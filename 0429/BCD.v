==> flow/design.v <==
module BCD(clk, rst_syn, Load, Din, Q_out);
input clk,Load,rst_syn;
input [3:0] Din; 
reg [3:0] Q;
output [7:0] Q_out;
reg [7:0] Q_out;
always@ (posedge clk)
begin
if (!rst_syn)
    Q = 0;
else if (Load)
    Q = Din;
else if (Q == 9)
    Q = 0;
else
    Q = Q +1;
end
always @(Q) begin
    case (Q)
        4'b0000 : Q_out= 8'b11000000;
        4'b0001 : Q_out= 8'b11111001;
        4'b0010 : Q_out= 8'b10100100;
        4'b0011 : Q_out= 8'b10110000;
        4'b0100 : Q_out= 8'b10011001;
        4'b0101 : Q_out= 8'b10010010;
        4'b0110 : Q_out= 8'b10000010;
        4'b0111 : Q_out= 8'b11111000;
        4'b1000 : Q_out= 8'b10000000;
        4'b1001 : Q_out= 8'b10010000;
        4'b1010 : Q_out= 8'b10100000;
        4'b1011 : Q_out= 8'b10000011;
        4'b1100 : Q_out= 8'b10100111;
        4'b1101 : Q_out= 8'b10100001;
        4'b1110 : Q_out= 8'b10000100;
        4'b1111 : Q_out= 8'b11110001;
        default:Q_out= 8'b11111111;
    endcase    
end
endmodule
Tool chain data of BCD
Tool output for the design above, in the order of the flow.
Lines are those of the file above, counted from 1.
Operators: Yosys type, input widths -> output width; for muxes data width and select width s.
Library cell names are shortened.
{"block": "inputs", "top_module": "BCD", "clock_port": "clk", "library": "sky130hd", "pvt_corner": "tt_025C_1v80"}

Elaborated design
Counts by Yosys on the flattened word-level netlist (proc, flatten, opt, wreduce; memories kept). Print and check cells are left out. Cells with the same type and inputs are merged into one.
Yosys's memory passes give these memory sizes; they may raise the number of words (mostly to a power of two), join words into wider ones and drop unused or constant bits.
{"block": "bits", "clocked_rd_ports_x_width": 7, "rom_bits": 112, "reg_bits": 4, "output_inout_bits": 8, "word_cells": 7, "n_memories": 1}
{"block": "memory_table", "name": "(no name shown)", "words": 16, "width": 7, "rd": 1, "write_ports": 0, "line_no": 19, "rtl": "case (Q)"}
{"block": "classes", "mux": 3, "equal": 1, "add_sub_neg": 1}
{"block": "op_table", "operator": "$mux 4", "count": 3}
{"block": "op_table", "operator": "$add 4x1->4 const B", "count": 1}
{"block": "op_table", "operator": "$eq 4x4->1 const B", "count": 1}

Depth
Longest topological path by Yosys (ltp), each cell counted once; first at word level (registers and memories cut), then after technology mapping (sequential cells cut; the memories' decode and read muxes count).
{"block": "logic_depth", "depth_word": 4, "ABC_AREA": 0, "depth_mapped": 9, "mapped_depth_nobuf": 8}

Mapped cells and area
Yosys stat after the flow's synthesis: flattened, memories mapped to cells. It holds for the ABC_AREA given above (unset counts as 0); a run with the other value may have another netlist.
{"block": "synth_totals", "flip_flops": 11, "mapped_area_um2": 645.6, "sequential_area_um2": 220.2, "stdcells": 65}
{"block": "by_type", "cell": "dfxtp_1", "count": 11, "type_area_um2": 220.211}
{"block": "by_type", "cell": "ha_1", "count": 6, "type_area_um2": 75.072}
{"block": "by_type", "cell": "o311ai_4", "count": 1, "type_area_um2": 26.275}
{"block": "by_type", "cell": "inv_1", "count": 6, "type_area_um2": 22.522}
{"block": "by_type", "cell": "mux4_2", "count": 1, "type_area_um2": 22.522}
{"block": "by_type", "cell": "mux2i_1", "count": 2, "type_area_um2": 20.019}
{"block": "by_type", "cell": "nor3_1", "count": 4, "type_area_um2": 20.019}
{"block": "by_type", "cell": "nand2_1", "count": 5, "type_area_um2": 18.768}
{"block": "by_type", "cell": "o311ai_2", "count": 1, "type_area_um2": 16.266}
{"block": "by_type", "cell": "a211oi_1", "count": 2, "type_area_um2": 15.014}
{"block": "by_type", "cell": "buf_4", "count": 2, "type_area_um2": 15.014}
{"block": "by_type", "cell": "nand3_1", "count": 3, "type_area_um2": 15.014}
{"block": "by_type", "cell": "o31ai_1", "count": 2, "type_area_um2": 15.014}
{"block": "by_type", "cell": "or2b_1", "count": 2, "type_area_um2": 15.014}
{"block": "by_type", "cell": "nand2b_1", "count": 2, "type_area_um2": 12.512}
{"block": "by_type", "cell": "o211ai_2", "count": 1, "type_area_um2": 12.512}
{"block": "by_type", "cell": "a21boi_2", "count": 1, "type_area_um2": 11.261}
{"block": "by_type", "cell": "o211a_1", "count": 1, "type_area_um2": 10.01}
Other cell types: 12; their cells: 12.

Timing after synthesis
Path of least setup slack by OpenSTA after synthesis, without wires, with an ideal clock, recovery checks aside; 20% of the period is set as input and as output delay. Where synthesis merged equal registers, the netlist keeps one of their names.
{"block": "synth_timing", "path_kind": "register -> register", "from": "reg Q[2]", "to": "reg (name not given)", "delay_ns": 1.929, "t_arrival_ns": 1.795, "stages": 7, "setup_slack_ns": 0.631, "setup_ns": 0.134, "period_ns": 2.56, "period_less_setup_slack_ns": 1.929}
"delay_ns" is the arrival time less input delay plus setup time.
"stages": output pins that drive a net of the path, with the launching flip-flop's if there is one; two outputs of one cell count as two.
"period_less_setup_slack_ns" = period - worst setup slack (recovery checks aside). The figure is calculated, with input and output delays left at 20% of the set period.
Between the ends stands the longest chain of elaborated cells between them, by number of cells; it is not shown to be the way that was timed. Of several equally long chains one is given.
Each line given opens the expression or statement behind the cell; cells for indexed reads and writes are added by Yosys, which also makes memories of some case tables.
A register here has more assigning lines than the two given.
{"block": "synth_via", "cell_sequence": "dfxtp_1 and2b_2 nor3b_1 o311ai_2 inv_1 ha_1 mux4_2", "elab_chain_len": 4, "cells_between": 5, "classes_between": "add/sub (1); eq/ne (1); mux (3)"}
{"block": "synth_rtl", "element": "start, declared", "line_no": 4, "rtl": "reg [3:0] Q;"}
{"block": "synth_rtl", "element": "start, assigned", "line_no": 12, "rtl": "Q = Din;"}
{"block": "synth_rtl", "element": "start, assigned", "line_no": 16, "rtl": "Q = Q +1;"}
{"block": "synth_rtl", "element": "$add 4x1->4", "line_no": 16}
{"block": "synth_rtl", "element": "$mux 4", "line_no": 13, "rtl": "else if (Q == 9)"}
{"block": "synth_rtl", "element": "$mux 4", "line_no": 11, "rtl": "else if (Load)"}
{"block": "synth_rtl", "element": "$mux 4"}

Path in the finished layout
From the final timing report of flow run 2: the path of least setup slack in the routed layout; clock arrival at registers is part of the times.
{"block": "layout_timing", "path_kind": "register -> register", "from": "reg Q[2]", "to": "reg (name not given)", "t_arrival_ns": 1.97, "period_ns": 1.82, "setup_ns": 0.12, "stages": 7, "setup_slack_ns": 0.01}
Between the ends stands the longest chain of elaborated cells between them, by number of cells; it is not shown to be the way that was timed. Of several equally long chains one is given.
A register here has more assigning lines than the two given.
{"block": "layout_via", "cell_sequence": "dfxtp_2 and2b_2 nor3b_4 o311ai_4 inv_2 ha_2 mux4_2", "elab_chain_len": 4, "cells_between": 5, "classes_between": "add/sub (1); eq/ne (1); mux (3)"}
{"block": "layout_rtl", "element": "start, declared", "line_no": 4, "rtl": "reg [3:0] Q;"}
{"block": "layout_rtl", "element": "start, assigned", "line_no": 12, "rtl": "Q = Din;"}
{"block": "layout_rtl", "element": "start, assigned", "line_no": 16, "rtl": "Q = Q +1;"}
{"block": "layout_rtl", "element": "$add 4x1->4", "line_no": 16}
{"block": "layout_rtl", "element": "$mux 4", "line_no": 13, "rtl": "else if (Q == 9)"}
{"block": "layout_rtl", "element": "$mux 4", "line_no": 11, "rtl": "else if (Load)"}
{"block": "layout_rtl", "element": "$mux 4"}

Ticket comment

Settings and measured results of 2 stored flow runs for module BCD (sky130hd), not sorted in any way. The constraints put input and output delay at 20% of the set period each and load the outputs with 0.01 pF.
"period_less_ws_ns" is the run's clock period less its worst setup slack. It is reckoned from that one timing run; input and output delays stay at 20% of the period that was set.
"worst_path_time_ns": the worst setup path's part of the clock period (all of it between registers, 20% less for each end at a port) less its slack. A launch clock that arrives late makes it longer, a capture clock that arrives late makes it shorter.
"power_mw" rests on the timing tool's default activity at the inputs, not on a simulated workload.

Flow run 1
==> flow/run.sh <==
#!/bin/bash
# the make line also repeats the synthesis and layout settings of config.mk as NAME=value (left out here)
make -C /OpenROAD-flow-scripts/flow DESIGN_CONFIG=/design/flow/config.mk WORK_HOME=/design/flow/orfs CLKGATE_MAP_FILE= finish
==> flow/config.mk <==
export PLATFORM = sky130hd
export DESIGN_NAME = BCD
export DESIGN_NICKNAME = BCD
export VERILOG_FILES = /design/flow/design.v
export SDC_FILE = /design/flow/constraint.sdc
export NUM_CORES = 4
export LEC_CHECK = 0
export ABC_AREA = 0
export CAP_MARGIN = 20
export CELL_PAD_IN_SITES_DETAIL_PLACEMENT = 1
export CELL_PAD_IN_SITES_GLOBAL_PLACEMENT = 1
export CORE_MARGIN = 4
export CORE_UTILIZATION = 62
export GPL_ROUTABILITY_DRIVEN = 1
export GPL_TIMING_DRIVEN = 1
export MIN_ROUTING_LAYER = met1
export PLACE_DENSITY = 0.91
export SLEW_MARGIN = 10
==> flow/constraint.sdc <==
create_clock -name core_clock -period 1.18 [get_ports {clk}]
set_input_delay 0.2360 -clock core_clock [delete_from_list [all_inputs] [get_ports {clk}]]
set_output_delay 0.2360 -clock core_clock [all_outputs]
set_load 0.01 [all_outputs]

==> results of flow run 1, as JSON <==
{
  "outcome": "no results, placement failed with GPL-0301"
}

Flow run 2
==> flow/run.sh <==
#!/bin/bash
# the make line also repeats the synthesis and layout settings of config.mk as NAME=value (left out here)
make -C /OpenROAD-flow-scripts/flow DESIGN_CONFIG=/design/flow/config.mk WORK_HOME=/design/flow/orfs CLKGATE_MAP_FILE= finish
==> flow/config.mk <==
export PLATFORM = sky130hd
export DESIGN_NAME = BCD
export DESIGN_NICKNAME = BCD
export VERILOG_FILES = /design/flow/design.v
export SDC_FILE = /design/flow/constraint.sdc
export NUM_CORES = 4
export LEC_CHECK = 0
export CAP_MARGIN = 20
export CELL_PAD_IN_SITES_DETAIL_PLACEMENT = 2
export CORE_ASPECT_RATIO = 1.12
export CORE_MARGIN = 2
export CORE_UTILIZATION = 24
export CTS_CLUSTER_DIAMETER = 28
export CTS_CLUSTER_SIZE = 50
export PLACE_DENSITY_LB_ADDON = 0.08
export SETUP_SLACK_MARGIN = 0.16
export SLEW_MARGIN = 20
export TNS_END_PERCENT = 65
==> flow/constraint.sdc <==
create_clock -name core_clock -period 1.82 [get_ports {clk}]
set_input_delay 0.3640 -clock core_clock [delete_from_list [all_inputs] [get_ports {clk}]]
set_output_delay 0.3640 -clock core_clock [all_outputs]
set_load 0.01 [all_outputs]

==> results of flow run 2, as JSON <==
{
  "worst_path_time_ns": 1.81,
  "timing.worst_path_kind": "register -> register",
  "worst_setup_slack_ns": 0.014,
  "ws_hold_ns": 0.651,
  "power_mw": 0.7166,
  "yosys_chip_area_um2": 645.6,
  "final_util_pct": 43.3,
  "period_less_ws_ns": 1.806,
  "design.die.area_um2": 3121.8,
  "final_cell_area_um2": 1081.0,
  "total_negative_slack_ns": 0.000
}
